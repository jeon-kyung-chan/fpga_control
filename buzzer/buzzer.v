==> flow/design.v <==
`timescale 1ns / 1ps
module buzzer(
    input clk,
    input ss0,pb3,pb2,pb1,pb0,
    output sound
    );
    reg [14:0] pcnt1,pcnt2,pcnt3,pcnt4,pcnt5;
    reg sig1,sig2,sig3,sig4,sig5;
    always @(posedge clk)
        if (ss0 == 0) begin
            pcnt1 <= 0;
            sig1 <= 0; end
        else  if ( pcnt1 == 23888 ) begin     
             pcnt1 <= 0;
             sig1 <= ~sig1; end     
        else pcnt1 <= pcnt1 + 1;
    always @(posedge clk)
        if (pb3 == 0) begin
            pcnt2 <= 0;
            sig2 <= 0; end
        else  if ( pcnt2 == 21282 ) begin     
             pcnt2 <= 0;
             sig2 <= ~sig2; end     
        else pcnt2 <= pcnt2 + 1;
    always @(posedge clk)
        if (pb2 == 0) begin
            pcnt3 <= 0;
            sig3 <= 0; end
        else  if ( pcnt3 == 18960 ) begin     
             pcnt3 <= 0;
             sig3 <= ~sig3; end     
        else pcnt3 <= pcnt3 + 1;
    always @(posedge clk)
        if (pb1 == 0) begin
            pcnt4 <= 0;
            sig4 <= 0; end
        else  if ( pcnt4 == 15943 ) begin     
             pcnt4 <= 0;
             sig4 <= ~sig4; end     
        else pcnt4 <= pcnt4 + 1;
    always @(posedge clk)
        if (pb0 == 0) begin
            pcnt5 <= 0;
            sig5 <= 0; end
        else  if ( pcnt5 == 14204 ) begin     
             pcnt5 <= 0;
             sig5 <= ~sig5; end     
        else pcnt5 <= pcnt5 + 1;
    assign sound = sig1 | sig2 | sig3 | sig4 | sig5;
endmodule
[Reports on buzzer]
The steps from the RTL of buzzer to its reports follow in flow order.
Line numbers count from 1 in the design file above.
Operators carry their Yosys type and port widths (W data, S select, Z words).
Cell names lack the library's common part.
The mark n/a stands for no value.
Design
  design top: buzzer
  clock port: clk
  standard-cell library: sky130hd
  timing corner: tt_025C_1v80

[Word-level counts]
Yosys after proc, flatten, opt, wreduce and memory -nomap, before mapping. Enables and synchronous resets that opt folds into registers are not counted as muxes. Memory bits, and registers merged into a memory's read port (data or address), are not among the register bits. Print and check cells are not counted. Equal cells are merged and count once.
Cells by class
  reductions and logical operators: 5
  bitwise operators: 14
  equality and inequality tests: 5
  add/subtract/negate cells: 5
Operators by type and width (count)
  $add A15 B1 Y15 const B: 5
  $eq A15 B15 Y1 const B: 3
  $eq A15 B14 Y1 const B: 2
  $not A1 Y1: 10
  $reduce_or A2 Y1: 5
  $or A1 B1 Y1: 4
Word-level totals
  register bits after elaboration: 80
  input port bits: 6
  cells after elaboration: 39

[Longest topological paths]
Longest topological path by Yosys (ltp), each cell counted once; first at word level (registers and memories cut), then after technology mapping (sequential cells cut; the memories' decode and read muxes count).
Logic depth
  depth in word-level cells: 4
  ABC_AREA: 1
  gate-level depth with buffers: 10
  depth with buffers taken out: 9

[Synthesis result]
Yosys stat after the flow's synthesis: flattened, memories mapped to cells. It holds for the ABC_AREA given above (unset counts as 0); a run with the other value may have another netlist.
Cell types (count)
  dfxtp_1: 80
  nand2_1: 154
  nor2_1: 136
  inv_1: 77
  nand3_1: 44
  a21oi_1: 32
  nand4_1: 24
  xor2_1: 14
  ha_1: 9
  xnor2_1: 11
  nor2_2: 12
  buf_6: 5
  nand2_2: 7
  o21bai_1: 4
  or2_2: 4
  nand3b_4: 1
  o21ai_4: 1
  nand3b_1: 2
Other cell types: 3; their cells: 4.
Synthesis totals
  cell count: 621
  buffers: 5
  flip-flops: 80
  cell area after synthesis: 4145.2 um^2

[Timing after synthesis]
Source: OpenSTA report_checks on the synthesized netlist (no wires, ideal clock, input and output delay 20% of the period each), path of least setup slack; recovery checks are left aside. Register names are those of the netlist, which keeps one name where synthesis merged equal registers.
Timing path post-synthesis
  path kind: register to register
  from: register pcnt4[0]
  to: register pcnt4[11]
  slack: 0.670 ns
  clock period: 2.01 ns
  library setup time: 0.114 ns
  launch time at the first pin: 0.000 ns
  data arrival time: 1.226 ns
  stages: 7
  delay of the path: 1.340 ns
  buffers on the path: 1
  synthesis period reached: 1.34 ns
"delay of the path" is the arrival time less input delay plus setup time.
"stages" counts driving pins, that of a launching flip-flop among them; a cell with two outputs on the path counts twice.
"synthesis period reached" is the clock period less the worst setup slack; recovery checks do not enter. This is arithmetic on one report: input and output delays are still those of the set period (20% each).
The rows between start and end are the longest chain of elaborated cells between them; the timing report does not say that the signal goes this way. Where chains are equally long, one stands for them.
Each line given opens the expression or statement behind the cell; cells for indexed reads and writes are added by Yosys, which also makes memories of some case tables.
A register here has more assigning lines than the two given.
On the way, post-synthesis
  path through: dfxtp_1 > ha_1 > nand2_2 > nand3b_4 > o21ai_4 > buf_6 > nor2_1
  cells in the longest elaborated chain: 2
  elaborated cells on any way between the ends: 3
  source lines of those cells: 2
Ends and longest elaborated chain, post-synthesis
  from (decl): line 7  | reg [14:0] pcnt1,pcnt2,pcnt3,pcnt4,pcnt5;
  from (assign): line 35  | pcnt4 <= 0;
  from (assign): line 40  | else pcnt4 <= pcnt4 + 1;
  $eq A15 B14 Y1: line 37  | else  if ( pcnt4 == 15943 ) begin
  $reduce_or A2 Y1
  to (assign): line 38  | pcnt4 <= 0;
  to (assign): line 40
  to (decl): line 7

[Worst path after layout]
From the final timing report of run A: the path of least setup slack in the routed layout; clock arrival at registers is part of the times.
Timing path post-layout
  path kind: register to output
  from: register sig3
  to: output port sound
  stages: 4
  clock period: 2.02 ns
  slack: 0.21 ns
  data arrival time: 1.41 ns
  buffers on the path: 1
  launch time at the first pin: 0.34 ns
The rows between start and end are the longest chain of elaborated cells between them; the timing report does not say that the signal goes this way. Where chains are equally long, one stands for them.
On the way, post-layout
  path through: dfxtp_1 > nor3_1 > nand2_1 > clkdlybuf4s50_1
  cells in the longest elaborated chain: 3
  elaborated cells on any way between the ends: 3
  source lines of those cells: 1
Ends and longest elaborated chain, post-layout
  from (decl): line 8  | reg sig1,sig2,sig3,sig4,sig5;
  from (assign): line 28  | sig3 <= 0; end
  from (assign): line 31  | sig3 <= ~sig3; end
  $or A1 B1 Y1 (3 in a row): line 49  | assign sound = sig1 | sig2 | sig3 | sig4 | sig5;
  to (decl): line 5  | output sound

Record of 2 stored runs of the RTL-to-layout flow on buzzer, platform sky130hd. The runs are unordered. Constraints: input delay and output delay 20% of the set period each, output load 0.01 pF.
"achieved clock period (ns)" = clock period - worst setup slack. The figure is calculated, with input and output delays left at 20% of the set period.
By "worst setup path time (ns)" is meant the share of the clock period that the worst setup path is allowed (20% is reserved at inputs, 20% at outputs), minus its slack. Clock arrival times at its registers enter into it.
"finish__power__total" rests on the timing tool's default activity at the inputs, not on a simulated workload.

settings of run A
{
  "period_ns": 2.02,
  "CORE_UTILIZATION": 52,
  "PLACE_DENSITY_LB_ADDON": 0.05,
  "ABC_AREA": 1,
  "GPL_TIMING_DRIVEN": 1,
  "GPL_ROUTABILITY_DRIVEN": 1,
  "CTS_CLUSTER_DIAMETER": 298,
  "SLEW_MARGIN": 10,
  "CAP_MARGIN": 20,
  "CORE_MARGIN": 2
}
report of run A
yosys chip area after synthesis (um^2): 4145.2
finish__design__die__area: 8702.1
finish__design__instance__area__stdcell: 4498.1
finish__design__instance__utilization: 0.5821
finish__timing__setup__ws: 0.207
finish__timing__setup__tns: 0.000
finish__timing__hold__ws: 0.469
finish__power__total: 3.041e-03
achieved clock period (ns): 1.813
worst setup path time (ns): 1.41
worst setup path kind: register to output

settings of run B
{
  "period_ns": 1.12,
  "CORE_UTILIZATION": 25,
  "PLACE_DENSITY_LB_ADDON": 0.13,
  "ABC_AREA": 1,
  "CTS_CLUSTER_SIZE": 43,
  "CAP_MARGIN": 0,
  "CORE_MARGIN": 2,
  "SLEW_MARGIN": 20
}
report of run B
yosys chip area after synthesis (um^2): 4145.2
finish__design__die__area: 17626.5
finish__design__instance__area__stdcell: 6516.2
finish__design__instance__utilization: 0.3972
finish__timing__setup__ws: -0.204
finish__timing__setup__tns: -11.437
finish__timing__hold__ws: 0.478
finish__power__total: 6.272e-03
achieved clock period (ns): 1.324
worst setup path time (ns): 1.32
worst setup path kind: register to register
