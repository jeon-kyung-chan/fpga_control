==> flow/design.v <==
`timescale 1ns / 1ps
module cnt4v2(
    input rst, clk,
    output reg [3:0] qout,
    output wire [6:0] segd
    );
    always @(negedge rst or posedge clk)   
        if(rst == 0) qout <= 0;
        else qout <= qout+1;   
    assign segd =   (qout ==4'h0)? (7'b100_0000):
                    (qout ==4'h1)? (7'b111_1001):
                    (qout ==4'h2)? (7'b010_0100):
                    (qout ==4'h3)? (7'b011_0000):
                    (qout ==4'h4)? (7'b001_1001):
                    (qout ==4'h5)? (7'b001_0010):
                    (qout ==4'h6)? (7'b000_0010):
                    (qout ==4'h7)? (7'b101_1000):
                    (qout ==4'h8)? (7'b000_0000):
                    (qout ==4'h9)? (7'b001_0000):
                    (qout ==4'ha)? (7'b010_0000):
                    (qout ==4'hb)? (7'b000_0011):
                    (qout ==4'hc)? (7'b010_0111):
                    (qout ==4'hd)? (7'b010_0001):
                    (qout ==4'he)? (7'b000_0110):
                    (qout ==4'hf)? (7'b000_1110):
                                   (7'b111_1111);                  
endmodule
Step by step through the tools: cnt4v2

What the tools print for cnt4v2, step after step.
Lines are those of the file above, counted from 1.
The mark -- stands for no value.

Top: cnt4v2
Clock port: clk
Library: sky130hd
Corner: tt_025C_1v80

Elaborated design

Counts by Yosys on the flattened word-level netlist (proc, flatten, opt, wreduce; memories kept). Register bits leave out memories and registers merged into their read ports (data or address); mux counts leave out enables and synchronous resets folded into registers. Print and check cells are left out. Cells with the same type and inputs are merged into one.

Muxes and demuxes: 16
Shifts and indexed selects: 0
Reduce/logical cells: 1
$lt $le $gt $ge: 0
Equality and inequality tests: 15
Multiply operators: 0
Add/subtract/negate cells: 1
Bitwise operators: 0
Div/mod/pow operators: 0

Operators by type and width:

| operator                               | count |
| 2-to-1 mux 7 bit                       | 16 |
| == test 4 bit with constant B          | 8 |
| == test 4 x 3 -> 1 bit with constant B | 4 |
| == test 4 x 2 -> 1 bit with constant B | 2 |
| adder 4 x 1 -> 4 bit with constant B   | 1 |
| == test 4 x 1 -> 1 bit with constant B | 1 |
| zero test 4 bit                        | 1 |

Latch bits: 0
Output and inout port bits: 11
Clocked read ports x word width: 0
Input port bits: 2
Cells after elaboration: 34
Memories: 0
RAM bits: 0
Bits in registers: 4
Memory bits (read-only): 0

Logic depth

Yosys ltp: most cells in a row. Word level: on the elaborated netlist, between registers, memories and ports. Mapped: between sequential cells and ports; inverters and the memories' decode and read muxes count.

Depth in word-level cells: 17
ABC_AREA: 0
Gate-level depth with buffers: 6
Mapped depth without buffers: 5

Synthesis result

Yosys stat after the flow's synthesis: flattened, memories mapped to cells. It holds for the ABC_AREA given above (unset counts as 0); a run with the other value may have another netlist.
The area totals of this step are shown rounded.

Cells by type:

| cell type                 | count | total area (µm²) |
| sky130_fd_sc_hd__dfrtp_1  | 4     | 100.096 |
| sky130_fd_sc_hd__ha_1     | 4     | 50.048 |
| sky130_fd_sc_hd__buf_6    | 2     | 22.522 |
| sky130_fd_sc_hd__a211oi_1 | 2     | 15.014 |
| sky130_fd_sc_hd__a21oi_1  | 3     | 15.014 |
| sky130_fd_sc_hd__nor2_1   | 4     | 15.014 |
| sky130_fd_sc_hd__nand2b_1 | 2     | 12.512 |
| sky130_fd_sc_hd__inv_1    | 3     | 11.261 |
| sky130_fd_sc_hd__mux2_2   | 1     | 11.261 |
| sky130_fd_sc_hd__or3_4    | 1     | 11.261 |
| sky130_fd_sc_hd__a211o_2  | 1     | 10.01 |
| sky130_fd_sc_hd__a221o_1  | 1     | 10.01 |
| sky130_fd_sc_hd__a222oi_1 | 1     | 10.01 |
| sky130_fd_sc_hd__buf_2    | 2     | 10.01 |
| sky130_fd_sc_hd__mux2i_1  | 1     | 10.01 |
| sky130_fd_sc_hd__and2b_2  | 1     | 8.758 |
| sky130_fd_sc_hd__o21ai_2  | 1     | 8.758 |
| sky130_fd_sc_hd__o221ai_1 | 1     | 8.758 |

Other cell types: 12; their cells: 13.

Chip area (Yosys): 428 µm²
Flip-flops: 4
Buffers: 5
Area of sequential cells: 100 µm²
Cells in the netlist: 48

Worst setup path after synthesis

OpenSTA on the mapped netlist: ideal clock, no wires. The path of least setup slack (recovery checks aside). Input and output delay are each 20% of the period. Register names are those of the netlist, which keeps one name where synthesis merged equal registers.

Kind: reg2out
Start point: register qout[0]
End point: output port segd[0]
Clock period: 2570 ps
Path slack: 537 ps
Launch time at the first pin: 0 ps
Output delay: 514 ps
Arrival time: 1519 ps
Stages: 7
Path delay: 1519 ps
Path buffers: 1
Data required time: 2056 ps
Synthesis period reached: 2033 ps

"path delay" is the arrival time less input delay plus setup time.
A path that ends at an output port has no setup time.
"stages" counts driving pins, that of a launching flip-flop among them; a cell with two outputs on the path counts twice.
"synthesis period reached" is the clock period less the worst setup slack; recovery checks do not enter. This is arithmetic on one report: input and output delays are still those of the set period (20% each).
The rows between start and end are the longest chain of elaborated cells between them; the timing report does not say that the signal goes this way. Where chains are equally long, one stands for them.
A line is the first line of the expression or statement that the cell stems from. Yosys adds cells for indexed reads and writes and turns some case tables into memories.

Path through: sky130_fd_sc_hd__dfrtp_1 > sky130_fd_sc_hd__inv_1 > sky130_fd_sc_hd__ha_1 > sky130_fd_sc_hd__buf_6 > sky130_fd_sc_hd__or3_4 > sky130_fd_sc_hd__o21ai_2 > sky130_fd_sc_hd__a221o_1
Cells in the longest elaborated chain: 17
Elaborated cells on any way between the ends: 32
Source lines of those cells: 16
Classes of those cells: eq/ne: 15; mux: 16; reduce/logical: 1

RTL lines, path after synthesis:

| what             | RTL line | text |
| from (decl)      | 4        | `output reg [3:0] qout,` |
| from (assign)    | 8        | `if(rst == 0) qout <= 0;` |
| from (assign)    | 9        | `else qout <= qout+1;` |
| == test 4 bit    | 25       | `(qout ==4'hf)? (7'b000_1110):` |
| 2-to-1 mux 7 bit | 25       |  |
| 2-to-1 mux 7 bit | 24       | `(qout ==4'he)? (7'b000_0110):` |
| 2-to-1 mux 7 bit | 23       | `(qout ==4'hd)? (7'b010_0001):` |
| 2-to-1 mux 7 bit | 22       | `(qout ==4'hc)? (7'b010_0111):` |
| 2-to-1 mux 7 bit | 21       | `(qout ==4'hb)? (7'b000_0011):` |
| 2-to-1 mux 7 bit | 20       | `(qout ==4'ha)? (7'b010_0000):` |
| [... 3 more ...] | --       |  |
| 2-to-1 mux 7 bit | 16       | `(qout ==4'h6)? (7'b000_0010):` |
| 2-to-1 mux 7 bit | 15       | `(qout ==4'h5)? (7'b001_0010):` |
| 2-to-1 mux 7 bit | 14       | `(qout ==4'h4)? (7'b001_1001):` |
| 2-to-1 mux 7 bit | 13       | `(qout ==4'h3)? (7'b011_0000):` |
| 2-to-1 mux 7 bit | 12       | `(qout ==4'h2)? (7'b010_0100):` |
| 2-to-1 mux 7 bit | 11       | `(qout ==4'h1)? (7'b111_1001):` |
| 2-to-1 mux 7 bit | 10       | `assign segd =   (qout ==4'h0)? (7'b100_0000):` |
| to (decl)        | 5        | `output wire [6:0] segd` |

Timing after layout

From the final timing report of flow run B: the path of least setup slack in the routed layout; clock arrival at registers is part of the times.
The path's times are printed in steps of 10 ps; the period is the one set.

Kind: reg2out
Start point: register qout[0]
End point: output port segd[4]
Stages: 7
Launch time at the first pin: 240 ps
Data required time: 1960 ps
Output delay: 490 ps
Path slack: 200 ps
Path buffers: 2
Clock period: 2450 ps
Arrival time: 1760 ps

The rows between start and end are the longest chain of elaborated cells between them; the timing report does not say that the signal goes this way. Where chains are equally long, one stands for them.

Path through: sky130_fd_sc_hd__dfrtp_2 > sky130_fd_sc_hd__ha_4 > sky130_fd_sc_hd__buf_4 > sky130_fd_sc_hd__nand2_1 > sky130_fd_sc_hd__o21ai_0 > sky130_fd_sc_hd__a222oi_1 > sky130_fd_sc_hd__buf_2
Cells in the longest elaborated chain: 17
Elaborated cells on any way between the ends: 32
Source lines of those cells: 16
Classes of those cells: eq/ne: 15; mux: 16; reduce/logical: 1

RTL lines, path after layout:

| what             | RTL line | text |
| from (decl)      | 4        | `output reg [3:0] qout,` |
| from (assign)    | 8        | `if(rst == 0) qout <= 0;` |
| from (assign)    | 9        | `else qout <= qout+1;` |
| == test 4 bit    | 25       | `(qout ==4'hf)? (7'b000_1110):` |
| 2-to-1 mux 7 bit | 25       |  |
| 2-to-1 mux 7 bit | 24       | `(qout ==4'he)? (7'b000_0110):` |
| 2-to-1 mux 7 bit | 23       | `(qout ==4'hd)? (7'b010_0001):` |
| 2-to-1 mux 7 bit | 22       | `(qout ==4'hc)? (7'b010_0111):` |
| 2-to-1 mux 7 bit | 21       | `(qout ==4'hb)? (7'b000_0011):` |
| 2-to-1 mux 7 bit | 20       | `(qout ==4'ha)? (7'b010_0000):` |
| [... 3 more ...] | --       |  |
| 2-to-1 mux 7 bit | 16       | `(qout ==4'h6)? (7'b000_0010):` |
| 2-to-1 mux 7 bit | 15       | `(qout ==4'h5)? (7'b001_0010):` |
| 2-to-1 mux 7 bit | 14       | `(qout ==4'h4)? (7'b001_1001):` |
| 2-to-1 mux 7 bit | 13       | `(qout ==4'h3)? (7'b011_0000):` |
| 2-to-1 mux 7 bit | 12       | `(qout ==4'h2)? (7'b010_0100):` |
| 2-to-1 mux 7 bit | 11       | `(qout ==4'h1)? (7'b111_1001):` |
| 2-to-1 mux 7 bit | 10       | `assign segd =   (qout ==4'h0)? (7'b100_0000):` |
| to (decl)        | 5        | `output wire [6:0] segd` |

--- measured runs ---
Measured results for cnt4v2: 2 stored runs of the Yosys and OpenROAD flow on sky130hd. The settings differ; the order carries no meaning. The constraints put input and output delay at 20% of the set period each and load the outputs with 0.01 pF.
"period reached": clock period set for the run, less the worst setup slack. It is reckoned from that one timing run; input and output delays stay at 20% of the period that was set.
By "worst path time" is meant the share of the clock period that the worst setup path is allowed (20% is reserved at inputs, 20% at outputs), minus its slack. Clock arrival times at its registers enter into it.
"worst path time" is known to 10 ps.
The results are shown rounded.
Among the settings, n/a means not set for that run.
Results: n/a = not shown.

| item                                | flow run A | flow run B |
| period_ns                           | 1.75       | 2.45       |
| CORE_UTILIZATION                    | 65         | 39         |
| CORE_ASPECT_RATIO                   | 1.72       | n/a        |
| CORE_MARGIN                         | 8          | 2          |
| CELL_PAD_IN_SITES_DETAIL_PLACEMENT  | 0          | 1          |
| TNS_END_PERCENT                     | 75         | n/a        |
| GPL_ROUTABILITY_DRIVEN              | 1          | n/a        |
| CTS_CLUSTER_SIZE                    | 25         | n/a        |
| CTS_CLUSTER_DIAMETER                | 229        | n/a        |
| MAX_ROUTING_LAYER                   | met4       | n/a        |
| CAP_MARGIN                          | 20         | 20         |
| SLEW_MARGIN                         | 20         | 20         |
| SETUP_SLACK_MARGIN                  | n/a        | 0.54       |
| PLACE_DENSITY                       | n/a        | 0.48       |
| CELL_PAD_IN_SITES_GLOBAL_PLACEMENT  | n/a        | 2          |
| MIN_ROUTING_LAYER                   | n/a        | met1       |
| lowest setup slack (ps)             | n/a        | 201        |
| utilization in the final report     | n/a        | 0.726      |
| period reached (ps)                 | n/a        | 2249       |
| chip area in the Yosys report (µm²) | n/a        | 428        |
| worst path time (ps)                | n/a        | 1760       |
| class of the worst setup path       | n/a        | reg2out    |
| die outline area (µm²)              | n/a        | 1380       |

Flow run A: no results, floorplanning failed with PDN-0185
--- end ---
